==> flow/design.v <==
module spi_master (
    input  wire clk,
    input  wire rst,
    input  wire start,
    input  wire [1:0] slave_sel,
    input  wire [7:0] mosi_data,
    input  wire miso,
    output reg  sclk,
    output reg  mosi,
    output reg  cs0, cs1, cs2,
    output reg  done,
    output reg  [7:0] miso_data,
    output reg sending
);
    reg [7:0] shift_reg;
    reg [2:0] bit_cnt;
    always @(posedge clk or posedge rst) begin
        if (rst) begin
            sclk <= 0; done <= 0; mosi <= 0;
            cs0 <= 1; cs1 <= 1; cs2 <= 1;
            bit_cnt <= 0; sending <= 0;
            miso_data <= 0;
            shift_reg <= 0;
        end else begin
            if (start && !sending) begin
                sending <= 1;
                done <= 0;
                bit_cnt <= 0;
                shift_reg <= mosi_data;
                case (slave_sel)
                    2'b00: begin cs0 <= 0; cs1 <= 1; cs2 <= 1; end
                    2'b01: begin cs0 <= 1; cs1 <= 0; cs2 <= 1; end
                    2'b10: begin cs0 <= 1; cs1 <= 1; cs2 <= 0; end
                    default: begin cs0 <= 1; cs1 <= 1; cs2 <= 1; end
                endcase
            end else if (sending) begin
                sclk <= ~sclk;  
                if (sclk == 0) begin
                    mosi <= shift_reg[7];
                end else begin
                    miso_data <= {miso_data[6:0], miso};
                    shift_reg <= {shift_reg[6:0], 1'b0};
                    bit_cnt <= bit_cnt + 1;
                    if (bit_cnt == 3'd7) begin
                        sending <= 0;
                        done <= 1;
                        sclk <= 0;
                        cs0 <= 1; cs1 <= 1; cs2 <= 1;
                    end
                end
            end else begin
                sclk <= 0;
                done <= 0;
            end
        end
    end
endmodule
Step by step through the tools: spi_master
The steps from the RTL of spi_master to its reports follow in flow order. Line numbers count from 1 in the design file above. Operators: Yosys type, input widths -> output width; for muxes data width and select width s. Library cell names are shortened. The mark - stands for no value.

Top module: spi_master. Clock port: clk. Library: sky130hd. Corner: tt_025C_1v80.

Word-level counts
Source: Yosys, flattened and elaborated, memories not mapped. Widths are those after wreduce. Registers that Yosys merges into a memory's read port (data or address) are not register bits. Print and check cells do not count. Equal cells are merged and count once.

For $add $sub $neg the number is 1. Eq/ne operators: 5. Under mux-type cells stands 24. Bitwise operators: 2. For reductions and logical operators the number is 11.

Operators with widths (number): $mux 8 (3); $mux 1 (18); $reduce_and 3->1 (3); $mux 3 (3); $reduce_bool 2->1 (3); $reduce_and 2->1 (2); $add 3x1->3 const B (1); $ne 3x1->1 const B (1); $ne 3x2->1 const B (1); $eq 3x3->1 const B (1); $not 1->1 (2); $eq 2x1->1 const B (1); $eq 2x2->1 const B (1); $logic_not 2->1 (1); $logic_and 1x1->1 (1); $logic_not 1->1 (1).

The entry for bits in registers reads 26. The entry for input bits reads 14. Under output and inout bits stands 15. The figure for word-level cells is 53.

Longest topological paths
Depth = most cells in a row (Yosys ltp): at word level without a register or memory, in the mapped netlist without a sequential cell, where the memories' decode and read muxes count.

Word-level depth: 5. For ABC_AREA the number is 0. The entry for gate-level depth with buffers reads 5. Under gate-level depth less buffers stands 5.

After synthesis
Yosys stat after the flow's synthesis: flattened, memories mapped to cells. It holds for the ABC_AREA given above (unset counts as 0); a run with the other value may have another netlist. Totals and module areas in this step are rounded.

Under cell count stands 90. The entry for chip area (Yosys) reads 1110 µm². Under area of sequential cells stands 654 µm². The figure for mapped flip-flops is 26. For buffer cells the number is 5.

Cells by type: dfrtp_1 (number 23, area in all 575.552 µm²); mux2_2 (number 9, area in all 101.347 µm²); mux2i_1 (number 8, area in all 80.077 µm²); dfstp_2 (number 3, area in all 78.826 µm²); nand2_1 (number 11, area in all 41.29 µm²); ha_1 (number 3, area in all 37.536 µm²); o21ai_0 (number 7, area in all 35.034 µm²); a31oi_1 (number 4, area in all 25.024 µm²); a32o_1 (number 2, area in all 20.019 µm²); buf_4 (number 2, area in all 15.014 µm²); nor3_1 (number 3, area in all 15.014 µm²); nor2b_1 (number 2, area in all 12.512 µm²); buf_6 (number 1, area in all 11.261 µm²); inv_1 (number 3, area in all 11.261 µm²); a21oi_1 (number 2, area in all 10.01 µm²); buf_2 (number 2, area in all 10.01 µm²); a32oi_1 (number 1, area in all 8.758 µm²); and3_1 (number 1, area in all 6.256 µm²).

Other cell types: 3; their cells: 3.

Path before layout
Source: OpenSTA report_checks on the synthesized netlist (no wires, ideal clock, input and output delay 20% of the period each), path of least setup slack; recovery checks are left aside. Register names are those of the netlist, which keeps one name where synthesis merged equal registers.

Kind: register to register. Start point: reg bit_cnt[0]. End point: reg bit_cnt[2]. Under clock period stands 1180 ps. For library setup time the number is 122 ps. The figure for time at the first pin is 0 ps. The figure for arrival time is 1068 ps. The figure for data required time is 1058 ps. For path slack the number is -10 ps. Under path delay stands 1190 ps. For stages the number is 4. For path buffers the number is 0. Synthesis period reached: 1190 ps.

"path delay" = arrival - input delay + setup time. "stages": output pins that drive a net of the path, with the launching flip-flop's if there is one; two outputs of one cell count as two. "synthesis period reached" is the clock period less the worst setup slack; recovery checks do not enter. This is arithmetic on one report: input and output delays are still those of the set period (20% each). The rows between start and end are the longest chain of elaborated cells between them; the timing report does not say that the signal goes this way. Where chains are equally long, one stands for them. Each line given opens the expression or statement behind the cell; cells for indexed reads and writes are added by Yosys, which also makes memories of some case tables. At most two assigning lines are given for a register; there are more.

Cells stage by stage: dfrtp_1 ha_1 ha_1 a32o_1. For length of the longest elaborated chain the number is 4. Elaborated cells between the ends (all ways): 4. Source lines of those cells: 4. Those cells by class: add/sub (1); mux (3).

Ends and longest elaborated chain, post-synthesis: start: declaration (RTL line 16) `reg [2:0] bit_cnt;`; start: assignment (RTL line 21) `bit_cnt <= 0; sending <= 0;`; start: assignment (RTL line 43) `bit_cnt <= bit_cnt + 1;`; $add 3x1->3 (RTL line 43); $mux 3 (RTL line 38) `if (sclk == 0) begin`; $mux 3 (RTL line 36) `end else if (sending) begin`; $mux 3 (RTL line 25) `if (start && !sending) begin`; end: assignment (RTL line 28) `bit_cnt <= 0;`; end: assignment (RTL line 43); end: declaration (RTL line 16).

# Flow runs of spi_master

Design spi_master on sky130hd. What follows are 2 stored runs of the flow, each under its own settings; their order means nothing. The constraints put input and output delay at 20% of the set period each and load the outputs with 0.01 pF.

Job 1 has these settings: period_ns 1.09; CORE_UTILIZATION 65; SETUP_SLACK_MARGIN 0.04; PLACE_DENSITY_LB_ADDON 0.03; CORE_ASPECT_RATIO 1.29; CELL_PAD_IN_SITES_GLOBAL_PLACEMENT 2; GPL_TIMING_DRIVEN 0; CAP_MARGIN 20; CORE_MARGIN 2; SLEW_MARGIN 20. Outcome: unfinished; error FLW-0024 in placement.

Job 2 has these settings: period_ns 1.47; CORE_UTILIZATION 69; SETUP_SLACK_MARGIN 0.36; CORE_ASPECT_RATIO 0.82; CELL_PAD_IN_SITES_GLOBAL_PLACEMENT 0; CELL_PAD_IN_SITES_DETAIL_PLACEMENT 1; TNS_END_PERCENT 15; GPL_TIMING_DRIVEN 0; GPL_ROUTABILITY_DRIVEN 0; CTS_CLUSTER_SIZE 40; CAP_MARGIN 40; MAX_ROUTING_LAYER met4; CORE_MARGIN 2; SLEW_MARGIN 20. Outcome: unfinished; error DPL-0033 in placement.
